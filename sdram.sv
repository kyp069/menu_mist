==> flow/design.v <==
module sdram (
	inout  reg [15:0] SDRAM_DQ,    
	output reg [12:0] SDRAM_A,     
	output reg        SDRAM_DQML,  
	output reg        SDRAM_DQMH,  
	output reg [1:0]  SDRAM_BA,    
	output            SDRAM_nCS,   
	output            SDRAM_nWE,   
	output            SDRAM_nRAS,  
	output            SDRAM_nCAS,  
	input             init_n,      
	input             clk,         
	input             clkref,
	input             port1_req,
	output reg        port1_ack,
	input             port1_we,
	input      [23:1] port1_a,
	input       [1:0] port1_ds,
	input      [15:0] port1_d,
	output     [31:0] port1_q,
	input      [23:2] cpu1_addr,
	output reg [31:0] cpu1_q,
	input             cpu1_oe
);
parameter MHZ = 80;  
localparam RASCAS_DELAY   = 3'd2;    
localparam BURST_LENGTH   = 3'b001;  
localparam ACCESS_TYPE    = 1'b0;    
localparam CAS_LATENCY    = 3'd2;    
localparam OP_MODE        = 2'b00;   
localparam NO_WRITE_BURST = 1'b1;    
localparam MODE = { 3'b000, NO_WRITE_BURST, OP_MODE, CAS_LATENCY, ACCESS_TYPE, BURST_LENGTH}; 
localparam RFRSH_CYCLES = 16'd78*MHZ/10;
localparam STATE_RAS0      = 3'd0;    
localparam STATE_CAS0      = STATE_RAS0 + RASCAS_DELAY;  
localparam STATE_DS1       = STATE_RAS0 + RASCAS_DELAY + 1'd1;  
localparam STATE_READ0     = STATE_CAS0 + CAS_LATENCY + 2'd2;  
localparam STATE_READ1     = STATE_CAS0 + CAS_LATENCY + 2'd3;  
localparam STATE_LAST      = 3'd7;
reg [2:0] t;
always @(posedge clk) begin
	reg clkref_d;
	clkref_d <= clkref;
	t <= t + 1'd1;
	if (t == STATE_LAST) t <= STATE_RAS0;
	if (~clkref_d & clkref) t <= 3'd1;
end
reg [4:0]  reset;
reg        init = 1'b1;
always @(posedge clk, negedge init_n) begin
	if(!init_n) begin
		reset <= 5'h1f;
		init <= 1'b1;
	end else begin
		if((t == STATE_LAST) && (reset != 0)) reset <= reset - 5'd1;
		init <= !(reset == 0);
	end
end
localparam CMD_INHIBIT         = 4'b1111;
localparam CMD_NOP             = 4'b0111;
localparam CMD_ACTIVE          = 4'b0011;
localparam CMD_READ            = 4'b0101;
localparam CMD_WRITE           = 4'b0100;
localparam CMD_BURST_TERMINATE = 4'b0110;
localparam CMD_PRECHARGE       = 4'b0010;
localparam CMD_AUTO_REFRESH    = 4'b0001;
localparam CMD_LOAD_MODE       = 4'b0000;
reg  [3:0] sd_cmd;    
reg [15:0] sd_din;
assign SDRAM_nCS  = sd_cmd[3];
assign SDRAM_nRAS = sd_cmd[2];
assign SDRAM_nCAS = sd_cmd[1];
assign SDRAM_nWE  = sd_cmd[0];
reg [24:1] addr_latch;
reg [24:1] addr_latch_next;
reg [15:0] din_latch;
reg        oe_latch;
reg        we_latch;
reg  [1:0] ds;
localparam PORT_NONE  = 2'd0;
localparam PORT_CPU1  = 2'd1;
localparam PORT_REQ   = 2'd2;
reg  [2:0] next_port;
reg  [2:0] port;
reg        port1_state;
always @(*) begin
	if (port1_req ^ port1_state) begin
		next_port = PORT_REQ;
		addr_latch_next = { 1'b0, port1_a };
	end else if (cpu1_oe) begin
		next_port = PORT_CPU1;
		addr_latch_next = { 1'b0, cpu1_addr, 1'b0 };
	end else begin
		next_port = PORT_NONE;
		addr_latch_next = addr_latch;
	end
end
always @(posedge clk) begin
	sd_din <= SDRAM_DQ;
	SDRAM_DQ <= 16'bZZZZZZZZZZZZZZZZ;
	{ SDRAM_DQMH, SDRAM_DQML } <= 2'b11;
	sd_cmd <= CMD_NOP;   
	if(init) begin
		if(t == STATE_RAS0) begin
			if(reset == 15) begin
				sd_cmd <= CMD_PRECHARGE;
				SDRAM_A[10] <= 1'b1;       
			end
			if(reset == 10 || reset == 8) begin
				sd_cmd <= CMD_AUTO_REFRESH;
			end
			if(reset == 2) begin
				sd_cmd <= CMD_LOAD_MODE;
				SDRAM_A <= MODE;
				SDRAM_BA <= 2'b00;
			end
		end
	end else begin
		if(t == STATE_RAS0) begin
			addr_latch <= addr_latch_next;
			port <= next_port;
			{ oe_latch, we_latch } <= 2'b00;
			if (next_port != PORT_NONE) begin
				sd_cmd <= CMD_ACTIVE;
				SDRAM_A <= addr_latch_next[22:10];
				SDRAM_BA <= addr_latch_next[24:23];
				if (next_port == PORT_REQ) begin
					{ oe_latch, we_latch } <= { ~port1_we, port1_we };
					ds <= port1_ds;
					din_latch <= port1_d;
					port1_state <= port1_req;
				end else begin
					{ oe_latch, we_latch } <= 2'b10;
					ds <= 2'b11;
				end
			end else begin
				sd_cmd <= CMD_AUTO_REFRESH;
			end
		end
		if(t == STATE_CAS0 && (we_latch || oe_latch)) begin
			sd_cmd <= we_latch?CMD_WRITE:CMD_READ;
			{ SDRAM_DQMH, SDRAM_DQML } <= ~ds;
			if (we_latch) begin
				SDRAM_DQ <= din_latch;
				port1_ack <= port1_req;
			end
			SDRAM_A <= { 4'b0010, addr_latch[9:1] };   
			SDRAM_BA <= addr_latch[24:23];
		end
		if(t == STATE_DS1 && oe_latch) begin
			{ SDRAM_DQMH, SDRAM_DQML } <= ~ds;
		end
		if(t == STATE_READ0 && oe_latch) begin
			case(port)
				PORT_REQ:  begin port1_q[15:0] <= sd_din; end
				PORT_CPU1: begin cpu1_q[15:0]  <= sd_din; end
				default: ;
			endcase;
		end
		if(t == STATE_READ1 && oe_latch) begin
			case(port)
				PORT_REQ:  begin port1_q[31:16] <= sd_din; port1_ack <= port1_req; end
				PORT_CPU1: begin cpu1_q[31:16]  <= sd_din; end
				default: ;
			endcase;
		end
	end
end
endmodule
Tool chain data of sdram
Tool output for the design above, in the order of the flow.
Lines are those of the file above, counted from 1.
Library cell names are shortened.
{ "design": {"design": "sdram", "clock_port": "clk", "library": "sky130hd", "corner": "tt_025C_1v80"} }

Word-level counts
Source: Yosys, flattened and elaborated, memories not mapped. Widths are those after wreduce. Registers that Yosys merges into a memory's read port (data or address) are not register bits. Print and check cells do not count. Equal cells are merged and count once.
{ "word_totals": {"ff_bits": 175, "in_bits": 69, "out_inout_bits": 102} }
{ "classes": {"addsub": 2, "eq_ne": 14, "n_mux": 47, "bitwise": 6, "reduce_logical": 27} }
{ "op_table": {"columns": ["op", "n"], "rows": [
  ["two-way mux 10 bit", 6],
  ["two-way mux 24 bit", 2],
  ["two-way mux 16 bit", 3],
  ["two-way mux 2 bit", 14],
  ["two-way mux 3 bit", 7],
  ["AND reduction 3 bit", 6],
  ["== test 5 x 4 -> 1 bit with constant B", 3],
  ["two-way mux 1 bit", 15],
  ["== test 3 x 2 -> 1 bit with constant B", 4],
  ["AND reduction 4 bit", 3],
  ["== test 3 bit with constant B", 2],
  ["nonzero test 3 bit", 2],
  ["logical AND 1 bit", 5],
  ["subtractor 5 x 1 -> 5 bit with constant B", 1],
  ["== test 5 x 2 -> 1 bit with constant B", 1],
  ["zero test 5 bit", 1],
  ["nonzero test 5 bit", 1],
  ["inequality test 2 x 1 -> 1 bit with constant B", 2],
  ["AND reduction 2 bit", 2],
  ["nonzero test 2 bit", 2],
  ["NOT 1 bit", 3],
  ["adder 3 x 1 -> 3 bit with constant B", 1],
  ["== test 3 x 1 -> 1 bit with constant B", 1],
  ["inequality test 3 x 1 -> 1 bit with constant B", 1],
  ["zero test 3 bit", 1],
  ["logical OR 1 bit", 2],
  ["NOT 2 bit", 1],
  ["OR reduction 2 bit", 1]
]} }
Not listed: further kinds 3, cells in them 3.

Longest topological paths
Longest topological path by Yosys (ltp), each cell counted once; first at word level (registers and memories cut), then after technology mapping (sequential cells cut; the memories' decode and read muxes count).
{ "logic_depth": {"depth_word": 7, "ABC_AREA": 0, "depth_mapped": 6, "depth_no_buf": 5} }

Synthesis result
Source: synth_stat.txt of the flow (Yosys; design flattened, memories mapped). It holds for the ABC_AREA given above (unset counts as 0); a run with the other value may have another netlist.
The area totals of this step are shown rounded.
{ "types": {"columns": ["cell", "n", "area_total_um2"], "rows": [
  ["edfxtp_1", 125, 3753.6],
  ["dfxtp_1", 43, 860.826],
  ["dfstp_2", 6, 157.651],
  ["mux2i_1", 15, 150.144],
  ["mux2_2", 11, 123.869],
  ["ha_1", 9, 112.608],
  ["inv_1", 28, 105.101],
  ["nand2_1", 19, 71.318],
  ["o21ai_0", 14, 70.067],
  ["o2bb2ai_1", 8, 70.067],
  ["and2_1", 9, 56.304],
  ["nor2_1", 12, 45.043],
  ["buf_6", 3, 33.782],
  ["or2_2", 4, 25.024],
  ["buf_4", 3, 22.522],
  ["nor3b_1", 3, 22.522],
  ["o31ai_1", 3, 22.522],
  ["buf_2", 4, 20.019]
]} }
Other cell types: 29; their cells: 47.
{ "synth_totals": {"mapped_cells": 366, "area_mm2": 0.00608, "ffs": 174, "buffers": 14} }

Timing after synthesis
Source: OpenSTA report_checks on the synthesized netlist (no wires, ideal clock, input and output delay 20% of the period each), path of least setup slack; recovery checks are left aside. Register names are those of the netlist, which keeps one name where synthesis merged equal registers.
{ "synth_path": {"kind": "input port to flip-flop", "start": "input port port1_req", "end": "register SDRAM_A[0]", "period_ns": 3.32, "setup_time_ns": 0.389, "t_first_pin_ns": 0.664, "t_arrival_ns": 1.897, "required_ns": 2.931, "path_slack_ns": 1.034, "delay_ns": 1.622, "path_stages": 4, "path_buffers": 1, "synth_period_reached_ns": 2.286} }
"delay_ns" = arrival - input delay + setup time.
"path_stages": output pins that drive a net of the path, with the launching flip-flop's if there is one; two outputs of one cell count as two.
"synth_period_reached_ns" is the clock period less the worst setup slack; recovery checks do not enter. This is arithmetic on one report: input and output delays are still those of the set period (20% each).
The rows between start and end are the longest chain of elaborated cells between them; the timing report does not say that the signal goes this way. Where chains are equally long, one stands for them.
A line is the first line of the expression or statement that the cell stems from. Yosys adds cells for indexed reads and writes and turns some case tables into memories.
At most two assigning lines are given for a register; there are more.
Only ways into the end's enable, where the timed path ends, are counted here.
{ "synth_between": {"path_cell_list": "xor2_2 -> buf_6 -> o31ai_1 -> a21boi_1", "elab_chain_len": 5, "cone_cells": 5, "cone_classes": "mux: 1; logic: 1; reduce/logical: 3"} }
{ "synth_lines": {"columns": ["element", "line_no", "rtl"], "rows": [
  ["from (decl)", 14, "input port1_req,"],
  ["bitwise XOR 1 bit", 87, "if (port1_req ^ port1_state) begin"],
  ["two-way mux 2 bit", 87, null],
  ["nonzero test 3 bit", 123, "if (next_port != PORT_NONE) begin"],
  ["nonzero test 3 bit", null, null],
  ["AND reduction 4 bit", null, null],
  ["to (assign)", 125, "SDRAM_A <= addr_latch_next[22:10];"],
  ["to (assign)", 147, "SDRAM_A <= { 4'b0010, addr_latch[9:1] };"],
  ["to (decl)", 3, "output reg [12:0] SDRAM_A,"]
]} }

Path in the finished layout
From the final timing report of flow run 1: the path of least setup slack in the routed layout; clock arrival at registers is part of the times.
{ "layout_path": {"kind": "flip-flop to flip-flop", "start": "register t[0]", "end": "register SDRAM_A[11]", "period_ns": 2.48, "setup_time_ns": 0.28, "t_first_pin_ns": 0.42, "t_arrival_ns": 2.07, "required_ns": 2.61, "path_slack_ns": 0.54, "path_stages": 7, "path_buffers": 1} }
The rows between start and end are the longest chain of elaborated cells between them; the timing report does not say that the signal goes this way. Where chains are equally long, one stands for them.
At most two assigning lines are given for a register; there are more.
Only ways into the end's enable, where the timed path ends, are counted here.
{ "layout_between": {"path_cell_list": "dfxtp_1 -> inv_1 -> ha_1 -> nand2b_4 -> or3_1 -> a21boi_2 -> buf_12", "elab_chain_len": 4, "cone_cells": 7, "cone_classes": "eq/ne: 2; reduce/logical: 5"} }
{ "layout_lines": {"columns": ["element", "line_no", "rtl"], "rows": [
  ["from (decl)", 40, "reg [2:0] t;"],
  ["from (assign)", 44, "t <= t + 1'd1;"],
  ["from (assign)", 45, "if (t == STATE_LAST) t <= STATE_RAS0;"],
  ["== test 3 x 2 -> 1 bit", 140, "if(t == STATE_CAS0 && (we_latch || oe_latch)) begin"],
  ["logical AND 1 bit", 140, null],
  ["nonzero test 2 bit", null, null],
  ["AND reduction 4 bit", null, null],
  ["to (assign)", 125, "SDRAM_A <= addr_latch_next[22:10];"],
  ["to (assign)", 147, "SDRAM_A <= { 4'b0010, addr_latch[9:1] };"],
  ["to (decl)", 3, "output reg [12:0] SDRAM_A,"]
]} }

Ticket comment

Module sdram, platform sky130hd: 2 stored runs of the flow (Yosys, OpenROAD) with differing settings, in no particular order. Input and output delays are each 20% of the period that was set; the output load is 0.01 pF.
By "clock period reached" is meant the clock period of the run minus its worst setup slack. This is arithmetic on one report: input and output delays are still those of the set period (20% each).
"worst path time" is the time allowed to the run's worst setup path (the clock period less input and output delay, where it has them) less its slack. Clock arrival times count: a late capture clock shortens it, a late launch clock lengthens it.
"total power of the final layout" is the tool's figure for a default switching activity; nothing was simulated.
Measured values are rounded.

==> flow run 1: settings <==
{ "period_ns": 2.48, "SETUP_SLACK_MARGIN": 0.32, "CAP_MARGIN": 20, "CORE_MARGIN": 2, "CORE_UTILIZATION": 40, "SLEW_MARGIN": 20 }
==> flow run 1: results <==
worst path time: 1.94 ns
kind of the worst setup path: flip-flop to flip-flop
standard-cell area of the final layout: 0.00851 mm2
full die area: 0.0162 mm2
total power of the final layout: 7.78 mW
Yosys chip area after synthesis: 0.00608 mm2
worst setup slack after layout: 0.539 ns
lowest hold slack: 0.092 ns
summed negative setup slack: 0.000 ns
clock period reached: 1.941 ns
post-route utilization: 56.6 %

==> flow run 2: settings <==
{ "period_ns": 1.45, "CORE_UTILIZATION": 71, "PLACE_DENSITY_LB_ADDON": 0.02, "CORE_MARGIN": 7, "CELL_PAD_IN_SITES_GLOBAL_PLACEMENT": 0, "CELL_PAD_IN_SITES_DETAIL_PLACEMENT": 2, "GPL_TIMING_DRIVEN": 0, "GPL_ROUTABILITY_DRIVEN": 0, "CAP_MARGIN": 30, "SLEW_MARGIN": 30, "MAX_ROUTING_LAYER": "met5" }
==> flow run 2: results <==
unfinished; tool error in placement
